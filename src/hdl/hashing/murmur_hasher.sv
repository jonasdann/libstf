==> flow/design.v <==
`timescale 1ns / 1ps
module MurMurHasher #(
    parameter integer KEY_WIDTH = 32,  
    parameter integer HASH_WIDTH = 32
) (
    input logic clk,
    input  logic[KEY_WIDTH - 1:0] i_data,
    output logic o_data_ready,
    output logic[HASH_WIDTH - 1:0] o_data,
    input  logic i_data_ready
);
logic[KEY_WIDTH - 1:0] key_0, bitshift_key_0, xor_key_0,
                       key_2, bitshift_key_2, xor_key_2,
                       key_4, bitshift_key_4, xor_key_4;
logic[2 * KEY_WIDTH - 1:0] mult_key_1, mult_key_3;
always_comb begin
    key_0 = i_data;
    key_2 = mult_key_1[KEY_WIDTH - 1:0];
    key_4 = mult_key_3[KEY_WIDTH - 1:0];
end
always_comb begin
    bitshift_key_0 = (KEY_WIDTH == 32) ? (key_0 >> 16) : (key_0 >> 33);
    bitshift_key_2 = (KEY_WIDTH == 32) ? (key_2 >> 13) : (key_2 >> 33);
    bitshift_key_4 = (KEY_WIDTH == 32) ? (key_4 >> 16) : (key_4 >> 33);
end
always_ff @(posedge clk) begin
    if(i_data_ready) begin
        xor_key_0  <= key_0 ^ bitshift_key_0;
        mult_key_1 <= (KEY_WIDTH == 32) ? (xor_key_0 * 32'h85ebca6b) : (xor_key_0 * 64'hff51afd7ed558ccd);
        xor_key_2  <= key_2 ^ bitshift_key_2;
        mult_key_3 <= (KEY_WIDTH == 32) ? (xor_key_2 * 32'hc2b2ae35) : (xor_key_2 * 64'hc4ceb9fe1a85ec53);
        xor_key_4 <= key_4 ^ bitshift_key_4;
        o_data <= xor_key_4[HASH_WIDTH - 1:0];
    end else begin
        o_data <= o_data;
    end
end
assign o_data_ready = i_data_ready;
endmodule
==> Reports on MurMurHasher <==
The steps from the RTL of MurMurHasher to its reports follow in flow order.
Lines are those of the file above, counted from 1.
Library cell names are shortened.
{ "design": {"top_module": "MurMurHasher", "clock_port": "clk", "lib": "sky130hd", "lib_corner": "tt_025C_1v80"} }

==> Word level <==
Yosys after proc, flatten, opt, wreduce and memory -nomap, before mapping. Enables and synchronous resets that opt folds into registers are not counted as muxes. Memory bits, and registers merged into a memory's read port (data or address), are not among the register bits. Print and check cells are not counted. Equal cells are merged and count once.
{ "bits": {"register_bits": 192, "latch_bits": 0, "ramBits": 0, "romBits": 0, "clocked_rd_ports_x_width": 0, "memories": 0, "wordCells": 11} }
{ "classes": {"addsub": 0, "n_mul": 2, "div_mod_pow": 0, "compare": 0, "eq_ne": 0, "n_shift": 0, "n_mux": 0, "bitwise": 3, "reduce_and_logical": 0} }
{ "op_table": {"columns": ["operator", "n"], "rows": [
  ["multiplier 32 x 32 -> 32 bit (second input constant)", 1],
  ["multiplier 32 x 31 -> 32 bit (second input constant)", 1],
  ["bitwise XOR 32 x 16 -> 32 bit", 2],
  ["bitwise XOR 32 x 19 -> 32 bit", 1]
]} }

==> Longest topological paths <==
Longest topological path by Yosys (ltp), each cell counted once; first at word level (registers and memories cut), then after technology mapping (sequential cells cut; the memories' decode and read muxes count).
{ "logic_depth": {"depth_word": 1, "abc_area": 0, "ltp_mapped": 24} }

==> Mapped cells and area <==
Source: synth_stat.txt of the flow (Yosys; design flattened, memories mapped). It holds for the ABC_AREA given above (unset counts as 0); a run with the other value may have another netlist.
Totals and module areas in this step are rounded.
{ "synth_totals": {"cell_count": 2031, "synth_area_um2": 23800, "seq_area_um2": 5770, "ffs": 192, "buffers": 2} }
{ "by_type": {"columns": ["cell", "n"], "rows": [
  ["fa_1", 395],
  ["edfxtp_1", 192],
  ["ha_1", 380],
  ["inv_1", 674],
  ["xnor2_1", 95],
  ["xor2_1", 65],
  ["a21oi_1", 41],
  ["a21o_1", 16],
  ["nand2_1", 23],
  ["o21ai_0", 17],
  ["nor2_1", 20],
  ["o21a_1", 10],
  ["o21bai_1", 10],
  ["nor3_1", 12],
  ["nand4_1", 6],
  ["nor4_1", 6],
  ["nand2b_1", 5],
  ["nor2b_1", 5]
]} }
Other cell types: 32; their cells: 59.

==> Worst setup path after synthesis <==
Path of least setup slack by OpenSTA after synthesis, without wires, with an ideal clock, recovery checks aside; 20% of the period is set as input and as output delay. Where synthesis merged equal registers, the netlist keeps one of their names.
{ "synth_timing": {"path_kind": "reg2reg", "start": "register xor_key_2[7]", "end": "register mult_key_3[31]", "period_ps": 8890, "setup_ps": 260, "t_first_pin_ps": 0, "arrival_ps": 6237, "slack_ps": 2393, "delay_ps": 6497, "driving_pins": 22, "path_buffers": 0, "period_less_setup_slack_ps": 6497} }
"delay_ps" is the arrival time less input delay plus setup time.
"driving_pins" counts driving pins, that of a launching flip-flop among them; a cell with two outputs on the path counts twice.
"period_less_setup_slack_ps" = period - worst setup slack (recovery checks aside). The figure is calculated, with input and output delays left at 20% of the set period.
Between the ends stands the longest chain of elaborated cells between them, by number of cells; it is not shown to be the way that was timed. Of several equally long chains one is given.
A line is the first line of the expression or statement that the cell stems from. Yosys adds cells for indexed reads and writes and turns some case tables into memories.
{ "synth_via": {"path_cell_list": "edfxtp_1 ha_1 fa_1 fa_1 inv_1 fa_1 inv_1 fa_1 fa_1 fa_1 inv_1 fa_1 inv_1 ha_1 a21o_1 a2111oi_0 nor3b_1 a211o_1 o21ai_1 o41ai_2 o21ai_1 xnor2_1", "elab_chain_len": 1, "cone_cells": 1, "classes_between": "mul (1)"} }
{ "synth_rtl": {"columns": ["element", "line_no", "text"], "rows": [
  ["start, declared", 13, "key_2, bitshift_key_2, xor_key_2,"],
  ["start, assigned", 30, "xor_key_2  <= key_2 ^ bitshift_key_2;"],
  ["multiplier 32 x 31 -> 32 bit", 31, "mult_key_3 <= (KEY_WIDTH == 32) ? (xor_key_2 * 32'hc2b2ae35) : (xor_key_2 * 64'hc4ceb9fe1a85ec53);"],
  ["end, assigned", 31, null],
  ["end, declared", 15, "logic[2 * KEY_WIDTH - 1:0] mult_key_1, mult_key_3;"]
]} }

==> Worst path after layout <==
From the final timing report of job 1: the path of least setup slack in the routed layout; clock arrival at registers is part of the times.
The report prints the path's times to 10 ps; the period is as set.
{ "layout_timing": {"path_kind": "reg2reg", "start": "register xor_key_2[16]", "end": "register mult_key_3[29]", "period_ps": 4140, "setup_ps": 240, "t_first_pin_ps": 520, "arrival_ps": 6840, "slack_ps": -2430, "driving_pins": 23, "path_buffers": 1} }
Between the ends stands the longest chain of elaborated cells between them, by number of cells; it is not shown to be the way that was timed. Of several equally long chains one is given.
{ "layout_via": {"path_cell_list": "edfxtp_1 ha_1 ha_1 fa_1 inv_1 fa_1 inv_2 fa_1 fa_1 fa_1 inv_1 fa_1 inv_2 ha_4 a21o_1 a2111oi_4 nand2_1 a31oi_2 a211o_1 o21ai_2 o41ai_2 buf_4 xnor2_2", "elab_chain_len": 1, "cone_cells": 1, "classes_between": "mul (1)"} }
{ "layout_rtl": {"columns": ["element", "line_no", "text"], "rows": [
  ["start, declared", 13, "key_2, bitshift_key_2, xor_key_2,"],
  ["start, assigned", 30, "xor_key_2  <= key_2 ^ bitshift_key_2;"],
  ["multiplier 32 x 31 -> 32 bit", 31, "mult_key_3 <= (KEY_WIDTH == 32) ? (xor_key_2 * 32'hc2b2ae35) : (xor_key_2 * 64'hc4ceb9fe1a85ec53);"],
  ["end, assigned", 31, null],
  ["end, declared", 15, "logic[2 * KEY_WIDTH - 1:0] mult_key_1, mult_key_3;"]
]} }

2 stored runs of MurMurHasher in the flow (synthesis by Yosys, layout by OpenROAD, sky130hd cells), in arbitrary order. Constraints: input delay and output delay 20% of the set period each, output load 0.01 pF.
"achieved_period_ps" means the clock period less the worst setup slack. The figure is calculated, with input and output delays left at 20% of the set period.
"worst_path_ps" is the time allowed to the run's worst setup path (the clock period less input and output delay, where it has them) less its slack. Clock arrival times count: a late capture clock shortens it, a late launch clock lengthens it.
"worst_path_ps" is given in steps of 10 ps.
Results are given in rounded form.
[
  {
    "run": "job 1",
    "settings": { "period_ns": 4.14, "CORE_UTILIZATION": 31, "SETUP_SLACK_MARGIN": 0.74, "PLACE_DENSITY_LB_ADDON": 0.17, "CORE_MARGIN": 3, "CELL_PAD_IN_SITES_DETAIL_PLACEMENT": 1, "TNS_END_PERCENT": 50, "CTS_CLUSTER_DIAMETER": 218, "SLEW_MARGIN": 15, "MIN_ROUTING_LAYER": "met1", "MAX_ROUTING_LAYER": "met4", "CAP_MARGIN": 20 },
    "results": { "synthArea_um2": 23800, "timing.setup.ws_ps": -2430, "finalUtil_pct": 42.9, "fin_tns_ps": -72000, "fin_hold_ws_ps": 401, "worst_path_ps": 6570, "worstPathKind": "reg2reg", "total_die_area_um2": 80000, "achieved_period_ps": 6571 }
  },
  {
    "run": "job 2",
    "settings": { "period_ns": 6.92, "CORE_UTILIZATION": 18, "PLACE_DENSITY_LB_ADDON": 0.06, "TNS_END_PERCENT": 20, "ABC_AREA": 1, "GPL_ROUTABILITY_DRIVEN": 1, "CTS_CLUSTER_DIAMETER": 189, "CAP_MARGIN": 20, "CORE_MARGIN": 2, "SLEW_MARGIN": 20 },
    "results": { "worst_path_ps": 6560, "worstPathKind": "reg2reg", "finalUtil_pct": 20.9, "timing.setup.ws_ps": 357, "achieved_period_ps": 6563, "total_die_area_um2": 141000, "synthArea_um2": 24800, "fin_hold_ws_ps": 424, "fin_tns_ps": 0 }
  }
]
